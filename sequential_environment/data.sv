==> flow/design.v <==
module mul_datapath(done, clk, lda, ldb, ldp, clrp, decb,a,b);
    input clk, lda, ldb, ldp, clrp, decb;
    input [7:0] a;
    input [7:0] b;
    wire [7:0]a_data,product,b_out;
    output done;
    rega load_a(a,lda,clk,a_data);
    regp p(a_data,ldp,clrp,clk,product);
    regb b_data(b, clk, ldb, decb,b_out);
    compare comp_b(done, b_out);
endmodule
module rega(in,lda,clk,out);   
input [7:0] in;
input lda,clk;
output reg [7:0] out;
always@(posedge clk)
    if(lda)
	begin
            out<= in;
	end
endmodule
module regp(in,ldp,clrp,clk,out);  
input [7:0] in;
input ldp,clrp,clk;
output reg [7:0] out;
always@(posedge clk)
    if(clrp)
	out<= 4'b0;
    else if (ldp)     
        out<= out + in;
endmodule
module compare(done,data);
input [7:0] data;
output reg done;
always @(data)
begin
if (data)
   done <= 0;
else 
 done <= 1;   
end
endmodule
module regb(in,clk,ldb,decb,out);  
    input clk, ldb, decb;
    input [7:0] in;
    output reg [7:0]out;
    always @(posedge clk)
        begin
            if(ldb) out <= in;
            else if(decb)
                out <= out-1;
        end
endmodule
-- Tool chain data of mul_datapath
What the tools print for mul_datapath, step after step.
Line numbers count from 1 in the design file above.
Operators carry their Yosys type and port widths (W data, S select, Z words).
Cell names lack the library's common part.
Not given: n/a
- top: mul_datapath
- clock port: clk
- standard-cell library: sky130hd
- library corner: tt_025C_1v80

-- Word-level counts
Counts by Yosys on the flattened word-level netlist (proc, flatten, opt, wreduce; memories kept). Register bits leave out memories and registers merged into their read ports (data or address). Print and check cells are left out. Cells with the same type and inputs are merged into one.
- flip-flop bits (word level) at 8
- input port bits: 22
- noted output and inout bits: 1
- add/sub/neg operators: 1
- noted multiplexer cells: 3
- reductions and logical operators at 2
- operator list (kind ; number):
    $mux W8 ; 2
    $sub A8 B1 Y8 const B ; 1
    $reduce_bool A8 Y1 ; 1
    $reduce_bool A2 Y1 ; 1
    $mux W1 ; 1

-- Longest topological paths
Yosys ltp: most cells in a row. Word level: on the elaborated netlist, between registers, memories and ports. Mapped: between sequential cells and ports; inverters and the memories' decode and read muxes count.
- noted depth after elaboration: 3
- ABC_AREA: 0
- depth in mapped cells: 5

-- Synthesis result
Yosys stat after the flow's synthesis: flattened, memories mapped to cells. It holds for the ABC_AREA given above (unset counts as 0); a run with the other value may have another netlist.
- mapped cells: 46
- synthesis area at 476.7 µm²
- noted mapped flip-flops: 8
- noted buffers: 1
- cells by type (cell ; number):
    edfxtp_1 ; 8
    or4_1 ; 4
    nand2_1 ; 7
    ha_1 ; 2
    o21ai_0 ; 5
    o211ai_1 ; 2
    or4b_4 ; 1
    a31oi_1 ; 2
    inv_1 ; 3
    nor2_1 ; 3
    or3_4 ; 1
    nor4b_1 ; 1
    xnor2_1 ; 1
    xor2_1 ; 1
    o31ai_1 ; 1
    nand2b_1 ; 1
    or2_2 ; 1
    nand3_1 ; 1
    clkbuf_1 ; 1
The figures by module come from a second, unflattened synthesis with its own total; it is not the netlist above.
- cell total of the unflattened synthesis: 52
- area (unflattened synthesis) at 503.0 µm²
Each row is one instance without its submodules.
- modules (module ; instances ; cells ; area (µm²) ; sequential area (µm²)):
    regb ; 1 ; 49 ; 484.2 ; 240.2
    compare ; 1 ; 3 ; 18.8 ; 0.0
    mul_datapath ; 1 ; 0 ; 0.0 ; 0.0

-- Worst setup path after synthesis
Path of least setup slack by OpenSTA after synthesis, without wires, with an ideal clock, recovery checks aside; 20% of the period is set as input and as output delay. Where synthesis merged equal registers, the netlist keeps one of their names.
- path type: flip-flop to output port
- from: reg b_data.out[4]
- to: out done
- clock period: 3.5 ns
- noted output delay: 0.700 ns
- launch time at the first pin: 0.000 ns
- noted arrival: 1.414 ns
- noted required time: 2.800 ns
- path slack: 1.386 ns
- path delay: 1.414 ns
- noted stages: 3
- noted path buffers: 0
- synthesis period reached at 2.114 ns
"path delay" is the arrival time less input delay plus setup time.
A path that ends at an output port has no setup time.
"stages": output pins that drive a net of the path, with the launching flip-flop's if there is one; two outputs of one cell count as two.
"synthesis period reached" = period - worst setup slack (recovery checks aside). The figure is calculated, with input and output delays left at 20% of the set period.
Between the ends stands the longest chain of elaborated cells between them, by number of cells; it is not shown to be the way that was timed. Of several equally long chains one is given.
Each line given opens the expression or statement behind the cell; cells for indexed reads and writes are added by Yosys, which also makes memories of some case tables.
- path through: edfxtp_1 > or4_1 > nor4b_1
- noted cells in the longest elaborated chain: 2
- elaborated cells on any way between the ends: 2
- RTL lines with such cells: 1
- ends and longest elaborated chain, after synthesis (element ; RTL line ; RTL):
    from (decl) ; 46 ; output reg [7:0]out;
    from (assign) ; 49 ; if(ldb) out <= in;
    from (assign) ; 51 ; out <= out-1;
    $reduce_bool A8 Y1 ; 37 ; if (data)
    $mux W1 ; 37 ;
    to (decl) ; 6 ; output done;

-- Worst path after layout
Path of least setup slack in the final report of job 1 (OpenROAD, finished layout, wires in). Where an end is a register, its clock arrival counts in the times.
- path type: flip-flop to output port
- from: reg b_data.out[4]
- to: out done
- clock period: 2.16 ns
- noted output delay: 0.43 ns
- launch time at the first pin: 0.24 ns
- noted arrival: 1.60 ns
- noted required time: 1.73 ns
- path slack: 0.13 ns
- noted stages: 4
- noted path buffers: 1
Between the ends stands the longest chain of elaborated cells between them, by number of cells; it is not shown to be the way that was timed. Of several equally long chains one is given.
- path through: edfxtp_1 > or4_4 > nor4b_2 > buf_2
- noted cells in the longest elaborated chain: 2
- elaborated cells on any way between the ends: 2
- RTL lines with such cells: 1
- ends and longest elaborated chain, after layout (element ; RTL line ; RTL):
    from (decl) ; 46 ; output reg [7:0]out;
    from (assign) ; 49 ; if(ldb) out <= in;
    from (assign) ; 51 ; out <= out-1;
    $reduce_bool A8 Y1 ; 37 ; if (data)
    $mux W1 ; 37 ;
    to (decl) ; 6 ; output done;

Settings and measured results of 2 stored flow runs for module mul_datapath (sky130hd), not sorted in any way. The constraints put input and output delay at 20% of the set period each and load the outputs with 0.01 pF.
"period reached" means the clock period less the worst setup slack. The figure is calculated, with input and output delays left at 20% of the set period.
"worst path time" means the part of the period allowed to the worst setup path (the constraints hold back 20% at inputs and 20% at outputs) less its slack; where the path has registers, the arrival times of their clocks count too.
"total power of the final layout" is the tool's figure for a default switching activity; nothing was simulated.

Job 1
Settings were period_ns = 2.16; CAP_MARGIN = 20; CORE_MARGIN = 2; CORE_UTILIZATION = 40; SLEW_MARGIN = 20
- area of the standard cells in the finished layout: 658.1 µm²
- noted the period reached: 2.034 ns
- total power of the final layout at 417.2 µW
- utilization: 59.2%
- die outline area: 1483.8 µm²
- worst hold slack after layout at 0.621 ns
- noted the summed negative setup slack: 0.000 ns
- post-synthesis cell area at 476.7 µm²
- worst path time: 1.60 ns
- type of the worst setup path: flip-flop to output port
- setup slack of the worst path: 0.126 ns

Job 2
Settings were period_ns = 1.57; CORE_UTILIZATION = 57; SETUP_SLACK_MARGIN = 0.1; PLACE_DENSITY_LB_ADDON = 0.13; CELL_PAD_IN_SITES_GLOBAL_PLACEMENT = 2; CELL_PAD_IN_SITES_DETAIL_PLACEMENT = 1; ABC_AREA = 1; GPL_ROUTABILITY_DRIVEN = 0; CTS_CLUSTER_DIAMETER = 265; CAP_MARGIN = 40; CORE_MARGIN = 2; SLEW_MARGIN = 20
- stopped before the end: floorplanning reported PDN-0185
